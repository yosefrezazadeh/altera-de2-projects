==> flow/design.v <==
module lcdlab2(
  input CLOCK_50,	 
  output LCD_ON,	 
  output LCD_BLON,	 
  output LCD_RW,	 
  output LCD_EN,	 
  output LCD_RS,	 
  inout [7:0] LCD_DATA,	 
);
wire DLY_RST;
Reset_Delay r0(	.iCLK(CLOCK_50),.oRESET(DLY_RST) );
reg	[5:0]	LUT_INDEX;
reg	[8:0]	LUT_DATA;
reg	[5:0]	mLCD_ST;
reg	[17:0]	mDLY;
reg		mLCD_Start;
reg	[7:0]	mLCD_DATA;
reg		mLCD_RS;
wire		mLCD_Done;
parameter LINE1 = 5;
parameter LUT_SIZE = LINE1+10;
reg [31:0] counter = 32'd50000000;
reg [7:0] second = 8'd40;
reg [7:0] minuate = 8'd30;
reg [7:0] hour = 8'd12;
wire [3:0] hour_1, hour_0, minuate_1, minuate_0, second_1, second_0;
assign hour_1 = hour / 10;
assign hour_0 = hour - ((hour / 10)*10);
assign minuate_1 = minuate / 10;
assign minuate_0 = minuate - ((minuate / 10)*10);
assign second_1 = second / 10;
assign second_0 = second - ((second / 10)*10);
always
begin
	case(LUT_INDEX)
	0:	LUT_DATA	<=	9'h038;
	1:	LUT_DATA	<=	9'h00C;
	2:	LUT_DATA	<=	9'h001;
	3:	LUT_DATA	<=	9'h006;
	4:	LUT_DATA	<=	9'h080;
	LINE1+0:	LUT_DATA	<=	{5'h13,hour_1};
	LINE1+1:	LUT_DATA	<=	{5'h13,hour_0};
	LINE1+2:	LUT_DATA	<=	{9'h13A};
	LINE1+3:	LUT_DATA	<=	{5'h13,minuate_1};
	LINE1+4:	LUT_DATA	<=	{5'h13,minuate_0};
	LINE1+5:	LUT_DATA	<=	{9'h13A};
	LINE1+6:	LUT_DATA	<=	{5'h13,second_1};
	LINE1+7:	LUT_DATA	<=	{5'h13,second_0};
	default:		
		LUT_DATA	<=	9'h120 ;
	endcase
end
assign	LCD_ON		=	1'b1;
assign	LCD_BLON	=	1'b1;
always@(posedge CLOCK_50) begin
		counter = counter - 1;
		if (counter == 0) begin
			counter = 32'd50000000;
			second = second + 1;
			if (second == 60) begin
				minuate = minuate + 1;
				second = 0;
			end
			if (minuate == 60) begin
				hour = hour + 1;
				minuate = 0;
			end
			if (hour == 24) begin
				hour = 0;
			end
		end
	end
always@(posedge CLOCK_50 or negedge DLY_RST)
begin	
	if(!DLY_RST)
	begin
		LUT_INDEX	<=	0;
		mLCD_ST		<=	0;
		mDLY		<=	0;
		mLCD_Start	<=	0;
		mLCD_DATA	<=	0;
		mLCD_RS		<=	0;
	end
	else
		begin
		case(mLCD_ST)
		0:	begin
				mLCD_DATA	<=	LUT_DATA[7:0];
				mLCD_RS		<=	LUT_DATA[8];
				mLCD_Start	<=	1;
				mLCD_ST		<=	1;
			end
		1:	begin
				if(mLCD_Done)
				begin
					mLCD_Start	<=	0;
					mLCD_ST		<=	2;					
				end
			end
		2:	begin
				if(mDLY<18'h3FFFE)
				mDLY	<=	mDLY + 1'b1;
				else
				begin
					mDLY	<=	0;
					mLCD_ST	<=	3;
				end
			end
		3:	begin				
				if (LUT_INDEX<LUT_SIZE) begin
					mLCD_ST <= 0;
					LUT_INDEX <= LUT_INDEX + 1'b1;
				end
				else begin
					mLCD_ST <= 0;
					LUT_INDEX <= 0;
				end
			end
		endcase
	end
end
LCD_Controller u0(
.iDATA(mLCD_DATA),
.iRS(mLCD_RS),
.iStart(mLCD_Start),
.oDone(mLCD_Done),
.iCLK(CLOCK_50),
.iRST_N(DLY_RST),
.LCD_DATA(LCD_DATA),
.LCD_RW(LCD_RW),
.LCD_EN(LCD_EN),
.LCD_RS(LCD_RS)    );
endmodule
module LCD_Controller (	
input [7:0] iDATA,
input iRS,
input iStart,
output reg oDone,
input iCLK,iRST_N,
output [7:0] LCD_DATA,
output LCD_RW,
output reg LCD_EN,
output LCD_RS	);
parameter	CLK_Divide	=	16;
reg		[4:0]	Cont;
reg		[1:0]	ST;
reg		preStart,mStart;
assign	LCD_DATA	=	iDATA; 
assign	LCD_RW		=	1'b0;
assign	LCD_RS		=	iRS;
always@(posedge iCLK or negedge iRST_N)
begin
	if(!iRST_N)
	begin
		oDone	<=	1'b0;
		LCD_EN	<=	1'b0;
		preStart<=	1'b0;
		mStart	<=	1'b0;
		Cont	<=	0;
		ST		<=	0;
	end
	else
	begin
		preStart<=	iStart;
		if({preStart,iStart}==2'b01)
		begin
			mStart	<=	1'b1;
			oDone	<=	1'b0;
		end
		if(mStart)
		begin
			case(ST)
			0:	ST	<=	1;	 
			1:	begin
					LCD_EN	<=	1'b1;
					ST		<=	2;
				end
			2:	begin					
					if(Cont<CLK_Divide)
					Cont	<=	Cont + 1'b1;
					else
					ST		<=	3;
				end
			3:	begin
					LCD_EN	<=	1'b0;
					mStart	<=	1'b0;
					oDone	<=	1'b1;
					Cont	<=	0;
					ST		<=	0;
				end
			endcase
		end
	end
end
endmodule
module	Reset_Delay( input iCLK, output reg oRESET);
reg	[19:0]	Cont;
always@(posedge iCLK)
begin
	if(Cont!=20'hFFFFF)
	begin
		Cont	<=	Cont + 1'b1;
		oRESET	<=	1'b0;
	end
	else
	oRESET	<=	1'b1;
end
endmodule
Step by step through the tools: lcdlab2 --
The steps from the RTL of lcdlab2 to its reports follow in flow order. Lines are those of the file above, counted from 1. Library cell names are shortened. Not given: n/a
Design: design top lcdlab2, clock port CLOCK_50, library sky130hd, timing corner tt_025C_1v80

Elaborated design --
Yosys after proc, flatten, opt, wreduce and memory -nomap, before mapping. Memory bits, and registers merged into a memory's read port (data or address), are not among the register bits. Print and check cells are not counted. Equal cells are merged and count once.
Bit counts: register bits after elaboration 128, latch bits 0, RAM bits 0, ROM bits 0, clocked read ports x word width 0, memory cells 0, input bits 1, output and inout port bits 13, elaborated cells 104
Operators by class: add/subtract/negate cells 11, multiply operators 3, divide/modulo/power cells 3, $lt $le $gt $ge 3, equality and inequality tests 27, shifts and indexed selects 0, mux-type cells 24, bitwise gates (word level) 0, reduce/logical cells 15
Operator list (number):
- 8-bit by 4-bit divider with 32-bit output with constant B | 3
- 32-bit by 3-bit multiplier with 3-bit output with constant B | 3
- 9-bit parallel mux with 12-bit select | 1
- 32-bit by 1-bit subtractor with 32-bit output with constant B | 1
- 32-bit logical NOT | 1
- 8-bit two-way mux | 4
- 6-bit by 4-bit equality test with 1-bit output with constant B | 5
- 6-bit by 2-bit equality test with 1-bit output with constant B | 4
- 6-bit by 3-bit equality test with 1-bit output with constant B | 4
- 8-bit by 1-bit adder with 8-bit output with constant B | 3
- 6-bit parallel mux with 4-bit select | 1
- 20-bit by 1-bit adder with 20-bit output with constant B | 1
- 20-bit != test with constant B | 1
- 18-bit by 1-bit adder with 18-bit output with constant B | 1
- 18-bit < comparator with constant B | 1
- 18-bit two-way mux | 1
- 6-bit two-way mux | 3
- 8-bit by 6-bit equality test with 1-bit output with constant B | 2
- 4-bit subtractor | 3
- 6-bit by 1-bit equality test with 1-bit output with constant B | 2
- 6-bit logical NOT | 2
- 5-bit parallel mux with 2-bit select | 1
- 3-bit AND reduction | 3
- 4-bit nonzero test | 2
- 8-bit by 5-bit equality test with 1-bit output with constant B | 1
- 2-bit parallel mux with 4-bit select | 1
- 1-bit two-way mux | 8
- 2-bit nonzero test | 3
Not listed: further kinds 14, cells in them 20.

Longest topological paths --
Yosys ltp: most cells in a row. Word level: on the elaborated netlist, between registers, memories and ports. Mapped: between sequential cells and ports; inverters and the memories' decode and read muxes count.
Depth: depth after elaboration 8, ABC_AREA 0, mapped depth 25, gate-level depth less buffers 24

Mapped cells and area --
Source: synth_stat.txt of the flow (Yosys; design flattened, memories mapped). It holds for the ABC_AREA given above (unset counts as 0); a run with the other value may have another netlist.
Synthesis totals: cells in the netlist 773, mapped area 7315.8 µm², area of sequential cells 3235.6 µm², flip-flop cells 127, buffer cells 32
Cells by type:
- edfxtp_1 | number 44, area in all 1.32E+03 µm²
- dfrtp_1 | number 48, area in all 1.2E+03 µm²
- dfxtp_1 | number 33, area in all 660.634 µm²
- xnor2_1 | number 37, area in all 324.061 µm²
- xor2_1 | number 37, area in all 324.061 µm²
- nand2_1 | number 84, area in all 315.302 µm²
- nor2_1 | number 69, area in all 258.998 µm²
- nand3_1 | number 41, area in all 205.197 µm²
- ha_1 | number 15, area in all 187.68 µm²
- o21ai_0 | number 33, area in all 165.158 µm²
- a21oi_1 | number 26, area in all 130.125 µm²
- nor2b_1 | number 17, area in all 106.352 µm²
- and3_1 | number 16, area in all 100.096 µm²
- nand4_1 | number 16, area in all 100.096 µm²
- inv_1 | number 25, area in all 93.84 µm²
- nor3_1 | number 18, area in all 90.086 µm²
- nand2b_1 | number 14, area in all 87.584 µm²
- mux2i_1 | number 8, area in all 80.077 µm²
Other cell types: 68; their cells: 192. By module: a second synthesis without flattening, with its own total; a netlist apart from the flattened one above.
Second synthesis, totals: cell total of the unflattened synthesis 837, area total of the unflattened synthesis 7791.2 µm²
Rows give one instance, submodules left out.
By module:
- lcdlab2 | times used 1, cells 696, area 6095.8 µm², sequential area 2288.4 µm²
- Reset_Delay | times used 1, cells 76, area 1009.7 µm², sequential area 620.6 µm²
- LCD_Controller | times used 1, cells 65, area 685.7 µm², sequential area 326.6 µm²

Worst setup path after synthesis --
Path of least setup slack by OpenSTA after synthesis, without wires, with an ideal clock, recovery checks aside; 20% of the period is set as input and as output delay. Where synthesis merged equal registers, the netlist keeps one of their names.
Timing path after synthesis: path kind flip-flop to flip-flop, start register LUT_INDEX[0], end register (no name shown), clock period 5.28 ns, library setup time 0.122 ns, time at the first pin 0.000 ns, arrival 4.936 ns, required time 5.158 ns, path slack 0.222 ns, path delay 5.058 ns, driving pins on the path 26, path buffers 2, period reached after synthesis 5.058 ns
"path delay" = arrival - input delay + setup time. "driving pins on the path" counts driving pins, that of a launching flip-flop among them; a cell with two outputs on the path counts twice. "period reached after synthesis" is the clock period less the worst setup slack; recovery checks do not enter. This is arithmetic on one report: input and output delays are still those of the set period (20% each). The rows between start and end are the longest chain of elaborated cells between them; the timing report does not say that the signal goes this way. Where chains are equally long, one stands for them. A line is the first line of the expression or statement that the cell stems from. Yosys adds cells for indexed reads and writes and turns some case tables into memories. A register here has more assigning lines than the two given.
Between the ends, after synthesis: path through dfrtp_1 -> ha_1 -> clkbuf_1 -> mux2i_2 -> nor2_4 -> o31a_1 -> buf_6 -> nor2_1 -> inv_1 -> ha_1 -> a311o_1 -> mux2_4 -> o22a_1 -> a21boi_4 -> nor3b_1 -> a31oi_2 -> o211ai_2 -> a31o_4 -> ha_1 -> inv_1 -> fa_1 -> xnor2_1 -> xnor2_1 -> nor2b_1 -> a41oi_1 -> nand2_1, cells in the longest elaborated chain 3, elaborated cells between the ends (all ways) 15, source lines of those cells 1, classes of those cells 12 x eq/ne; 1 x mux; 2 x reduce/logical
RTL lines, path after synthesis:
- start: declaration | line 12 | reg [5:0] LUT_INDEX;
- start: assignment | line 77 | LUT_INDEX <= 0;
- start: assignment | line 112 | LUT_INDEX <= LUT_INDEX + 1'b1;
- 6-bit by 4-bit equality test with 1-bit output | line 35 | case(LUT_INDEX)
- 2-bit OR reduction
- 9-bit parallel mux with 12-bit select | line 35

Timing after layout --
Path of least setup slack in the final report of stored run 1 (OpenROAD, finished layout, wires in). Where an end is a register, its clock arrival counts in the times.
Timing path after layout: path kind flip-flop to flip-flop, start register LUT_INDEX[3], end register (no name shown), clock period 8.78 ns, library setup time 0.06 ns, time at the first pin 0.42 ns, arrival 6.03 ns, required time 9.15 ns, path slack 3.12 ns, driving pins on the path 23, path buffers 0
The rows between start and end are the longest chain of elaborated cells between them; the timing report does not say that the signal goes this way. Where chains are equally long, one stands for them. A register here has more assigning lines than the two given.
Between the ends, after layout: path through dfrtp_1 -> nor3_2 -> a21boi_0 -> o31a_1 -> nor2_1 -> inv_1 -> ha_1 -> a311o_1 -> mux2_4 -> o22a_1 -> a21boi_4 -> nor3b_1 -> a31oi_2 -> o211ai_2 -> a31o_4 -> ha_1 -> inv_1 -> fa_1 -> xnor2_1 -> xnor2_1 -> nor2b_1 -> a41oi_1 -> nand2_1, cells in the longest elaborated chain 3, elaborated cells between the ends (all ways) 15, source lines of those cells 1, classes of those cells 12 x eq/ne; 1 x mux; 2 x reduce/logical
RTL lines, path after layout:
- start: declaration | line 12 | reg [5:0] LUT_INDEX;
- start: assignment | line 77 | LUT_INDEX <= 0;
- start: assignment | line 112 | LUT_INDEX <= LUT_INDEX + 1'b1;
- 6-bit by 4-bit equality test with 1-bit output | line 35 | case(LUT_INDEX)
- 2-bit OR reduction
- 9-bit parallel mux with 12-bit select | line 35

Memo
Re: implementation data of lcdlab2

2 stored runs of lcdlab2 in the flow (synthesis by Yosys, layout by OpenROAD, sky130hd cells), in arbitrary order. Constraints: input delay and output delay 20% of the set period each, output load 0.01 pF.
"achieved clock period" = clock period - worst setup slack. The figure is calculated, with input and output delays left at 20% of the set period.
[stored run 1] settings: period_ns=8.78, CORE_UTILIZATION=28, SETUP_SLACK_MARGIN=1.71, PLACE_DENSITY=0.47, CELL_PAD_IN_SITES_DETAIL_PLACEMENT=0, ABC_AREA=0, GPL_TIMING_DRIVEN=1, CAP_MARGIN=20, SLEW_MARGIN=20, CORE_MARGIN=2
[stored run 1] result: chip area after synthesis (Yosys) 7315.8 µm², die area 27436.6 µm², standard-cell area of the final layout 8195.4 µm², worst setup slack after layout 3.119 ns, total negative slack 0.000 ns, achieved clock period 5.661 ns
[stored run 2] settings: period_ns=5.66, SETUP_SLACK_MARGIN=0.42, CAP_MARGIN=20, CORE_MARGIN=2, CORE_UTILIZATION=40, SLEW_MARGIN=20
[stored run 2] result: chip area after synthesis (Yosys) 7315.8 µm², die area 19387.8 µm², standard-cell area of the final layout 8323.0 µm², worst setup slack after layout 0.596 ns, total negative slack 0.000 ns, achieved clock period 5.064 ns

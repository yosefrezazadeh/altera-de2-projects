==> flow/design.v <==
module LCD_Controller (	
input [7:0] iDATA,
input iRS,
input iStart,
output reg oDone,
input iCLK,iRST_N,
output [7:0] LCD_DATA,
output LCD_RW,
output reg LCD_EN,
output LCD_RS	);
parameter	CLK_Divide	=	16;
reg		[4:0]	Cont;
reg		[1:0]	ST;
reg		preStart,mStart;
assign	LCD_DATA	=	iDATA; 
assign	LCD_RW		=	1'b0;
assign	LCD_RS		=	iRS;
always@(posedge iCLK or negedge iRST_N)
begin
	if(!iRST_N)
	begin
		oDone	<=	1'b0;
		LCD_EN	<=	1'b0;
		preStart<=	1'b0;
		mStart	<=	1'b0;
		Cont	<=	0;
		ST		<=	0;
	end
	else
	begin
		preStart<=	iStart;
		if({preStart,iStart}==2'b01)
		begin
			mStart	<=	1'b1;
			oDone	<=	1'b0;
		end
		if(mStart)
		begin
			case(ST)
			0:	ST	<=	1;	 
			1:	begin
					LCD_EN	<=	1'b1;
					ST		<=	2;
				end
			2:	begin					
					if(Cont<CLK_Divide)
					Cont	<=	Cont + 1'b1;
					else
					ST		<=	3;
				end
			3:	begin
					LCD_EN	<=	1'b0;
					mStart	<=	1'b0;
					oDone	<=	1'b1;
					Cont	<=	0;
					ST		<=	0;
				end
			endcase
		end
	end
end
endmodule
module MAC(
  input CLOCK_50,	 
  output LCD_ON,	 
  output LCD_BLON,	 
  output LCD_RW,	 
  output LCD_EN,	 
  output LCD_RS,	 
  inout [7:0] LCD_DATA	 
);
wire DLY_RST;
Reset_Delay r0(	.iCLK(CLOCK_50),.oRESET(DLY_RST) );
reg	[5:0]	LUT_INDEX;
reg	[8:0]	LUT_DATA;
reg	[5:0]	mLCD_ST;
reg	[17:0]	mDLY;
reg		mLCD_Start;
reg	[7:0]	mLCD_DATA;
reg		mLCD_RS;
wire		mLCD_Done;
parameter LINE1 = 5;
parameter LUT_SIZE = LINE1+10;
wire signed [31:0] number;
wire [3:0] d4, d3, d2, d1, d0, neg;
wire [8:0] sign;
assign sign = (neg == 0)? 9'h120 : 9'h12D;
reg signed [7:0] weights [0:7];
reg signed [7:0] inputs [0:7];
reg [2:0] buffer_index = 3'd0;
parameter BUFFER_SIZE = 7;
reg signed [7:0] w_in, x_in;
reg signed [15:0] psum_in, bias;
wire clear;
assign clear = 1'b0;
reg valid = 1'b0;
reg mac_end = 1'b0;
reg add_bias = 1'b0;
initial begin
	weights[0] = 8'd1;
	weights[1] = 8'd2;
	weights[2] = 8'd1;
	weights[3] = 8'd2;
	weights[4] = 8'd3;
	weights[5] = 8'd4;
	weights[6] = 8'd3;
	weights[7] = 8'd4;
	inputs[0] = -8'd1;
	inputs[1] = -8'd2;
	inputs[2] = 8'd1;
	inputs[3] = 8'd2;
	inputs[4] = 8'd4;
	inputs[5] = 8'd3;
	inputs[6] = -8'd4;
	inputs[7] = -8'd3;
	bias = 16'd10;
end
mac_unit m(
	.clk(CLOCK_50),
	.clear(clear),
	.valid(valid),
	.w(w_in),
	.x(x_in),
	.psum_in(psum_in),
	.psum_out(number)
);
digit_16bit d(
	.number_in(number),
	.digit_4(d4),
	.digit_3(d3),
	.digit_2(d2),
	.digit_1(d1),
	.digit_0(d0),
	.negative(neg));
always @ (posedge CLOCK_50) begin
		if (mac_end == 1) begin
			w_in = 0;
			x_in = 0;
			psum_in = 0;
			valid = 0;
		end
		else begin
			if (buffer_index == 0 && add_bias == 1) begin
				psum_in = bias;
				valid = 1;
				mac_end = 1;
			end
			else begin
				valid = 0;
				w_in = weights[buffer_index];
				x_in = inputs[buffer_index];
			end
			buffer_index = buffer_index + 1;
			if (buffer_index == BUFFER_SIZE) begin
				add_bias = 1;
			end
		end
end	
always
begin
	case(LUT_INDEX)
	0:	LUT_DATA	<=	9'h038;
	1:	LUT_DATA	<=	9'h00C;
	2:	LUT_DATA	<=	9'h001;
	3:	LUT_DATA	<=	9'h006;
	4:	LUT_DATA	<=	9'h080;
	LINE1+0:	LUT_DATA	<=	sign;
	LINE1+1:	LUT_DATA	<=	{5'h13,d4};
	LINE1+2:	LUT_DATA	<=	{5'h13,d3};
	LINE1+3:	LUT_DATA	<=	{5'h13,d2};
	LINE1+4:	LUT_DATA	<=	{5'h13,d1};
	LINE1+5:	LUT_DATA	<=	{5'h13,d0};
	default:		
		LUT_DATA	<=	9'h120 ;
	endcase
end
assign	LCD_ON		=	1'b1;
assign	LCD_BLON	=	1'b1;
always@(posedge CLOCK_50 or negedge DLY_RST)
begin	
	if(!DLY_RST)
	begin
		LUT_INDEX	<=	0;
		mLCD_ST		<=	0;
		mDLY		<=	0;
		mLCD_Start	<=	0;
		mLCD_DATA	<=	0;
		mLCD_RS		<=	0;
	end
	else
		begin
		case(mLCD_ST)
		0:	begin
				mLCD_DATA	<=	LUT_DATA[7:0];
				mLCD_RS		<=	LUT_DATA[8];
				mLCD_Start	<=	1;
				mLCD_ST		<=	1;
			end
		1:	begin
				if(mLCD_Done)
				begin
					mLCD_Start	<=	0;
					mLCD_ST		<=	2;					
				end
			end
		2:	begin
				if(mDLY<18'h3FFFE)
				mDLY	<=	mDLY + 1'b1;
				else
				begin
					mDLY	<=	0;
					mLCD_ST	<=	3;
				end
			end
		3:	begin				
				if (LUT_INDEX<LUT_SIZE) begin
					mLCD_ST <= 0;
					LUT_INDEX <= LUT_INDEX + 1'b1;
				end
				else begin
					mLCD_ST <= 0;
					LUT_INDEX <= 0;
				end
			end
		endcase
	end
end
LCD_Controller u0(
.iDATA(mLCD_DATA),
.iRS(mLCD_RS),
.iStart(mLCD_Start),
.oDone(mLCD_Done),
.iCLK(CLOCK_50),
.iRST_N(DLY_RST),
.LCD_DATA(LCD_DATA),
.LCD_RW(LCD_RW),
.LCD_EN(LCD_EN),
.LCD_RS(LCD_RS)    );
endmodule
module	Reset_Delay( input iCLK, output reg oRESET);
reg	[19:0]	Cont;
always@(posedge iCLK)
begin
	if(Cont!=20'hFFFFF)
	begin
		Cont	<=	Cont + 1'b1;
		oRESET	<=	1'b0;
	end
	else
	oRESET	<=	1'b1;
end
endmodule
module digit_16bit(
	input [15:0] number_in,
	output reg [3:0] digit_4,
	output reg [3:0] digit_3,
	output reg [3:0] digit_2,
	output reg [3:0] digit_1,
	output reg [3:0] digit_0,
	output negative
);
	assign negative = number_in[15];
	reg [15:0] processing_number;
	always @ (number_in) begin
		if (number_in[15] == 0)
			processing_number = number_in;
		else
			processing_number = ~(number_in-1);
		digit_4 = processing_number / 10000;
		processing_number = processing_number-(digit_4*10000);
		digit_3 = processing_number/1000;
		processing_number = processing_number-(digit_3*1000);
		digit_2 = processing_number/100;
		processing_number = processing_number-(digit_2*100);
		digit_1 = processing_number/10;
		processing_number = processing_number-(digit_1*10);
		digit_0 = processing_number;
	end
endmodule
module mac_unit(
	input clk,
	input clear,
	input valid,
	input signed [7:0] w,
	input signed [7:0] x,
	input signed [15:0] psum_in,
	output reg signed [15:0] psum_out
);
	reg [15:0] accumulate, product;
	initial begin
		accumulate = 16'd0;
		product = 16'd0;
	end
	always @ (posedge clk) begin
		if (clear == 1) begin
			accumulate <= 0;
			psum_out <= 0;
		end
		else begin
			if (valid == 1) begin
				accumulate = accumulate + psum_in;
				psum_out = accumulate;
			end
			else begin
				product = w * x;
				accumulate = accumulate + product;
			end
		end
	end
endmodule
## From RTL to reports: MAC

What the tools print for MAC, step after step.
Line numbers count from 1 in the design file above.
Operators: Yosys type, input widths -> output width; for muxes data width and select width s.
Library cell names are shortened.
A cell with - has no value.

- Design top: MAC
- Clock: CLOCK_50
- Cell library: sky130hd
- Library corner: tt_025C_1v80

## Word-level counts

Counts by Yosys on the flattened word-level netlist (proc, flatten, opt, wreduce; memories kept). Register bits leave out memories and registers merged into their read ports (data or address). Print and check cells are left out.
Memory sizes are those after Yosys's memory passes, which may raise the word count (mostly to a power of two), join words into wider ones and drop unused or constant bits.

- Register bits after elaboration: 119
- Word-level cells: 116
- Output and inout port bits: 13
- ROM bits: 88
- Word width x clocked read ports: 11
- Bits of input ports: 1
- Memory cells: 2

- Equality and inequality tests: 23
- Add/subtract/negate cells: 12
- Multipliers: 5
- Bitwise logic cells: 2
- $lt $le $gt $ge: 3
- Muxes and demuxes: 24
- Div/mod/pow operators: 4
- Reductions and logical operators: 19

Memory list:

| name | depth | bits a word | rd ports | wr ports | RTL line | source |
|---|---|---|---|---|---|---|
| inputs | 8 | 8 | 1 | 0 | 89 | `reg signed [7:0] inputs [0:7];` |
| weights | 8 | 3 | 1 | 0 | 88 | `reg signed [7:0] weights [0:7];` |

Operators with widths:

| kind | number |
|---|---|
| $div 16x14->32 const B | 1 |
| $div 16x10->32 const B | 1 |
| $div 16x7->32 const B | 1 |
| $div 16x4->32 const B | 1 |
| $mul 8x8->16 | 1 |
| $pmux 9 s11 | 1 |
| $mul 4x10->12 const B | 1 |
| $mul 4x7->11 const B | 1 |
| $mul 4x5->9 const B | 1 |
| $sub 16x16->16 | 2 |
| $mux 16 | 2 |
| $eq 6x2->1 const B | 4 |
| $eq 6x3->1 const B | 4 |
| $pmux 6 s4 | 1 |
| $add 20x1->20 const B | 1 |
| $ne 20x20->1 const B | 1 |
| $add 18x1->18 const B | 1 |
| $lt 18x18->1 const B | 1 |
| $eq 6x4->1 const B | 3 |
| $mux 18 | 1 |
| $mux 6 | 3 |
| $sub 16x1->16 const B | 1 |
| $sub 16x11->16 | 1 |
| $add 16x16->16 | 1 |
| $add 16x4->16 | 1 |
| $not 16->16 | 1 |
| $mul 4x3->3 const B | 1 |
| $eq 6x1->1 const B | 2 |

Other operator kinds: 29; their cells: 51.

## Logic depth

Longest topological path by Yosys (ltp), each cell counted once; first at word level (registers and memories cut), then after technology mapping (sequential cells cut; the memories' decode and read muxes count).

- Depth in word-level cells: 16
- ABC_AREA: 0
- Gate-level depth with buffers: 174
- Mapped depth without buffers: 159

## Mapped cells and area

Source: synth_stat.txt of the flow (Yosys; design flattened, memories mapped). It holds for the ABC_AREA given above (unset counts as 0); a run with the other value may have another netlist.
Totals and module areas in this step are rounded.

Cells by type:

| type | number | total area (sq um) |
|---|---|---|
| ha_1 | 143 | 1.79E+03 |
| edfxtp_1 | 41 | 1.23E+03 |
| dfrtp_1 | 48 | 1.2E+03 |
| xnor2_1 | 108 | 945.907 |
| a21oi_1 | 152 | 760.73 |
| nand2_1 | 195 | 731.952 |
| nor2_1 | 175 | 656.88 |
| fa_1 | 29 | 580.557 |
| inv_1 | 141 | 529.258 |
| dfxtp_1 | 26 | 520.499 |
| o21ai_0 | 104 | 520.499 |
| xor2_1 | 53 | 464.195 |
| nand3_1 | 92 | 460.442 |
| nor3_1 | 55 | 275.264 |
| a21o_1 | 33 | 247.738 |
| a211oi_1 | 29 | 217.709 |
| a31oi_1 | 34 | 212.704 |
| mux2i_1 | 21 | 210.202 |

Not listed: further types 106, cells in them 704.

- Mapped flip-flops: 117
- Cell count: 2183
- Sequential part of the area: 3005 sq um
- Buffers: 75
- Synthesis area: 17070 sq um

The figures by module come from a second, unflattened synthesis with its own total; it is not the netlist above.

- Cell total of the unflattened synthesis: 2515
- Area total of the unflattened synthesis: 19610 sq um

Rows give one instance, submodules left out.

Modules:

| module | area (sq um) | seq. area (sq um) | times used | cells |
|---|---|---|---|---|
| digit_16bit | 10610 | 0.0 | 1 | 1581 |
| mac_unit | 4748 | 640.6 | 1 | 525 |
| MAC | 2557 | 1247 | 1 | 268 |
| Reset_Delay | 1010 | 620.6 | 1 | 76 |
| LCD_Controller | 685.7 | 326.6 | 1 | 65 |

## Worst setup path after synthesis

Path of least setup slack by OpenSTA after synthesis, without wires, with an ideal clock, recovery checks aside; 20% of the period is set as input and as output delay. Where synthesis merged equal registers, the netlist keeps one of their names.

- Path type: register -> register
- From: register m.psum_out[0]
- To: register (name not given)
- Arrival time: 35.190 ns
- Data required time: 44.966 ns
- Driving pins on the path: 159
- Path slack: 9.776 ns
- Buffers on the path: 9
- Delay of the path: 35.324 ns
- Setup time: 0.134 ns
- Period: 45.1 ns
- Time at the first pin: 0.000 ns
- Synthesis period reached: 35.324 ns

"delay of the path" = arrival - input delay + setup time.
"driving pins on the path" counts driving pins, that of a launching flip-flop among them; a cell with two outputs on the path counts twice.
"synthesis period reached" = period - worst setup slack (recovery checks aside). The figure is calculated, with input and output delays left at 20% of the set period.
Between the ends stands the longest chain of elaborated cells between them, by number of cells; it is not shown to be the way that was timed. Of several equally long chains one is given.
Each line given opens the expression or statement behind the cell; cells for indexed reads and writes are added by Yosys, which also makes memories of some case tables.

- Cell sequence: edfxtp_1 inv_1 ha_1 or3b_2 o31ai_1 xnor2_1 nand2_1 o311ai_0 ha_1 o32ai_1 nor2_1 or2_2 inv_1 xnor2_1 a32o_1 nand2_1 o211ai_1 a21oi_1 [123 not listed] nor4_4 and2_1 buf_2 a21o_2 and3_1 buf_4 a31oi_1 or4_1 a211o_1 o2bb2ai_1 a211oi_2 nand2_1 ha_1 fa_1 o22a_1 o21ai_0 a221oi_1 o2bb2ai_1
- Cells in the longest elaborated chain: 16
- Elaborated cells on any way between the ends: 16
- RTL lines with such cells: 11
- Classes of those cells: 5 x add/sub; 4 x mul; 4 x div; 2 x mux; 1 x logic

Ends and longest elaborated chain, post-synthesis:

| element | RTL line | source |
|---|---|---|
| start, declared | 287 | `output reg signed [15:0] psum_out` |
| start, assigned | 297 | `psum_out <= 0;` |
| start, assigned | 302 | `psum_out = accumulate;` |
| $sub 16x1->16 | 268 | `processing_number = ~(number_in-1);` |
| $not 16->16 | 268 |  |
| $mux 16 | 265 | `if (number_in[15] == 0)` |
| $div 16x14->32 | 269 | `digit_4 = processing_number / 10000;` |
| $mul 4x10->12 | 270 | `processing_number = processing_number-(digit_4*10000);` |
| $sub 16x16->16 | 270 |  |
| $div 16x10->32 | 271 | `digit_3 = processing_number/1000;` |
| [2 not listed] | - |  |
| $div 16x7->32 | 273 | `digit_2 = processing_number/100;` |
| $mul 4x5->9 | 274 | `processing_number = processing_number-(digit_2*100);` |
| $sub 16x11->16 | 274 |  |
| $div 16x4->32 | 275 | `digit_1 = processing_number/10;` |
| $mul 4x3->3 | 276 | `processing_number = processing_number-(digit_1*10);` |
| $sub 4x4->4 | 276 |  |
| $pmux 9 s11 | 161 | `case(LUT_INDEX)` |

## Path in the finished layout

From the final timing report of run 2: the path of least setup slack in the routed layout; clock arrival at registers is part of the times.

- Path type: register -> register
- From: register m.psum_out[0]
- To: register (name not given)
- Path slack: -9.72 ns
- Time at the first pin: 0.42 ns
- Setup time: 0.13 ns
- Arrival time: 33.10 ns
- Period: 23.1 ns
- Data required time: 23.39 ns
- Driving pins on the path: 159
- Buffers on the path: 13

Between the ends stands the longest chain of elaborated cells between them, by number of cells; it is not shown to be the way that was timed. Of several equally long chains one is given.

- Cell sequence: edfxtp_1 or4_4 o41ai_2 xor2_1 inv_2 nor4_4 o311ai_2 ha_1 o32ai_2 nor2_1 or2_4 inv_6 xnor2_1 a32o_1 nand2_1 o211ai_1 a21oi_2 inv_2 [123 not listed] buf_4 buf_4 a211oi_1 or3_1 buf_4 o21ai_0 o2111ai_1 a211oi_1 o311a_1 o2111ai_1 a211oi_2 nand2_1 ha_2 fa_1 o22a_1 o21ai_0 a221oi_1 o2bb2ai_1
- Cells in the longest elaborated chain: 16
- Elaborated cells on any way between the ends: 16
- RTL lines with such cells: 11
- Classes of those cells: 5 x add/sub; 4 x mul; 4 x div; 2 x mux; 1 x logic

Ends and longest elaborated chain, post-layout:

| element | RTL line | source |
|---|---|---|
| start, declared | 287 | `output reg signed [15:0] psum_out` |
| start, assigned | 297 | `psum_out <= 0;` |
| start, assigned | 302 | `psum_out = accumulate;` |
| $sub 16x1->16 | 268 | `processing_number = ~(number_in-1);` |
| $not 16->16 | 268 |  |
| $mux 16 | 265 | `if (number_in[15] == 0)` |
| $div 16x14->32 | 269 | `digit_4 = processing_number / 10000;` |
| $mul 4x10->12 | 270 | `processing_number = processing_number-(digit_4*10000);` |
| $sub 16x16->16 | 270 |  |
| $div 16x10->32 | 271 | `digit_3 = processing_number/1000;` |
| [2 not listed] | - |  |
| $div 16x7->32 | 273 | `digit_2 = processing_number/100;` |
| $mul 4x5->9 | 274 | `processing_number = processing_number-(digit_2*100);` |
| $sub 16x11->16 | 274 |  |
| $div 16x4->32 | 275 | `digit_1 = processing_number/10;` |
| $mul 4x3->3 | 276 | `processing_number = processing_number-(digit_1*10);` |
| $sub 4x4->4 | 276 |  |
| $pmux 9 s11 | 161 | `case(LUT_INDEX)` |

Subject: flow runs of MAC

Hi,

Top module MAC; platform sky130hd; tools Yosys and OpenROAD; 2 stored runs in no particular order. Input and output delays are each 20% of the period that was set; the output load is 0.01 pF.
"achieved period": clock period set for the run, less the worst setup slack. It is reckoned from that one timing run; input and output delays stay at 20% of the period that was set.
"allowed time less slack (worst setup path)" means the part of the period allowed to the worst setup path (the constraints hold back 20% at inputs and 20% at outputs) less its slack; where the path has registers, the arrival times of their clocks count too.
By "total power of the final layout" is meant OpenSTA's value without simulated activity: inputs other than the clock are taken to toggle once in ten clock periods, and the tool carries that through the logic.
Results are given in rounded form.

### Run 1

Settings: `period_ns=26.7`, `CORE_UTILIZATION=40`, `PLACE_DENSITY_LB_ADDON=0.12`, `HOLD_SLACK_MARGIN=-0.02`, `CORE_ASPECT_RATIO=0.79`, `CELL_PAD_IN_SITES_DETAIL_PLACEMENT=2`, `TNS_END_PERCENT=70`, `CTS_CLUSTER_SIZE=27`, `SLEW_MARGIN=30`, `CAP_MARGIN=20`, `CORE_MARGIN=2`

Unfinished; error DPL-0033 in placement.

### Run 2

Settings: `period_ns=23.1`, `CORE_UTILIZATION=42`, `SETUP_SLACK_MARGIN=-1.07`, `PLACE_DENSITY_LB_ADDON=0.28`, `CORE_ASPECT_RATIO=1.5`, `CELL_PAD_IN_SITES_DETAIL_PLACEMENT=0`, `CTS_CLUSTER_DIAMETER=248`, `CAP_MARGIN=20`, `CORE_MARGIN=2`, `SLEW_MARGIN=20`

- Achieved period: 32.816 ns
- Total negative setup slack: -37.68 ns
- Total power of the final layout: 0.0004723 W
- Post-synthesis cell area: 17070 sq um
- Standard-cell area of the final layout: 24300 sq um
- Allowed time less slack (worst setup path): 32.82 ns
- Worst path kind: register -> register
- Overall die area: 42290 sq um
- Worst slack on setup checks: -9.716 ns

Regards
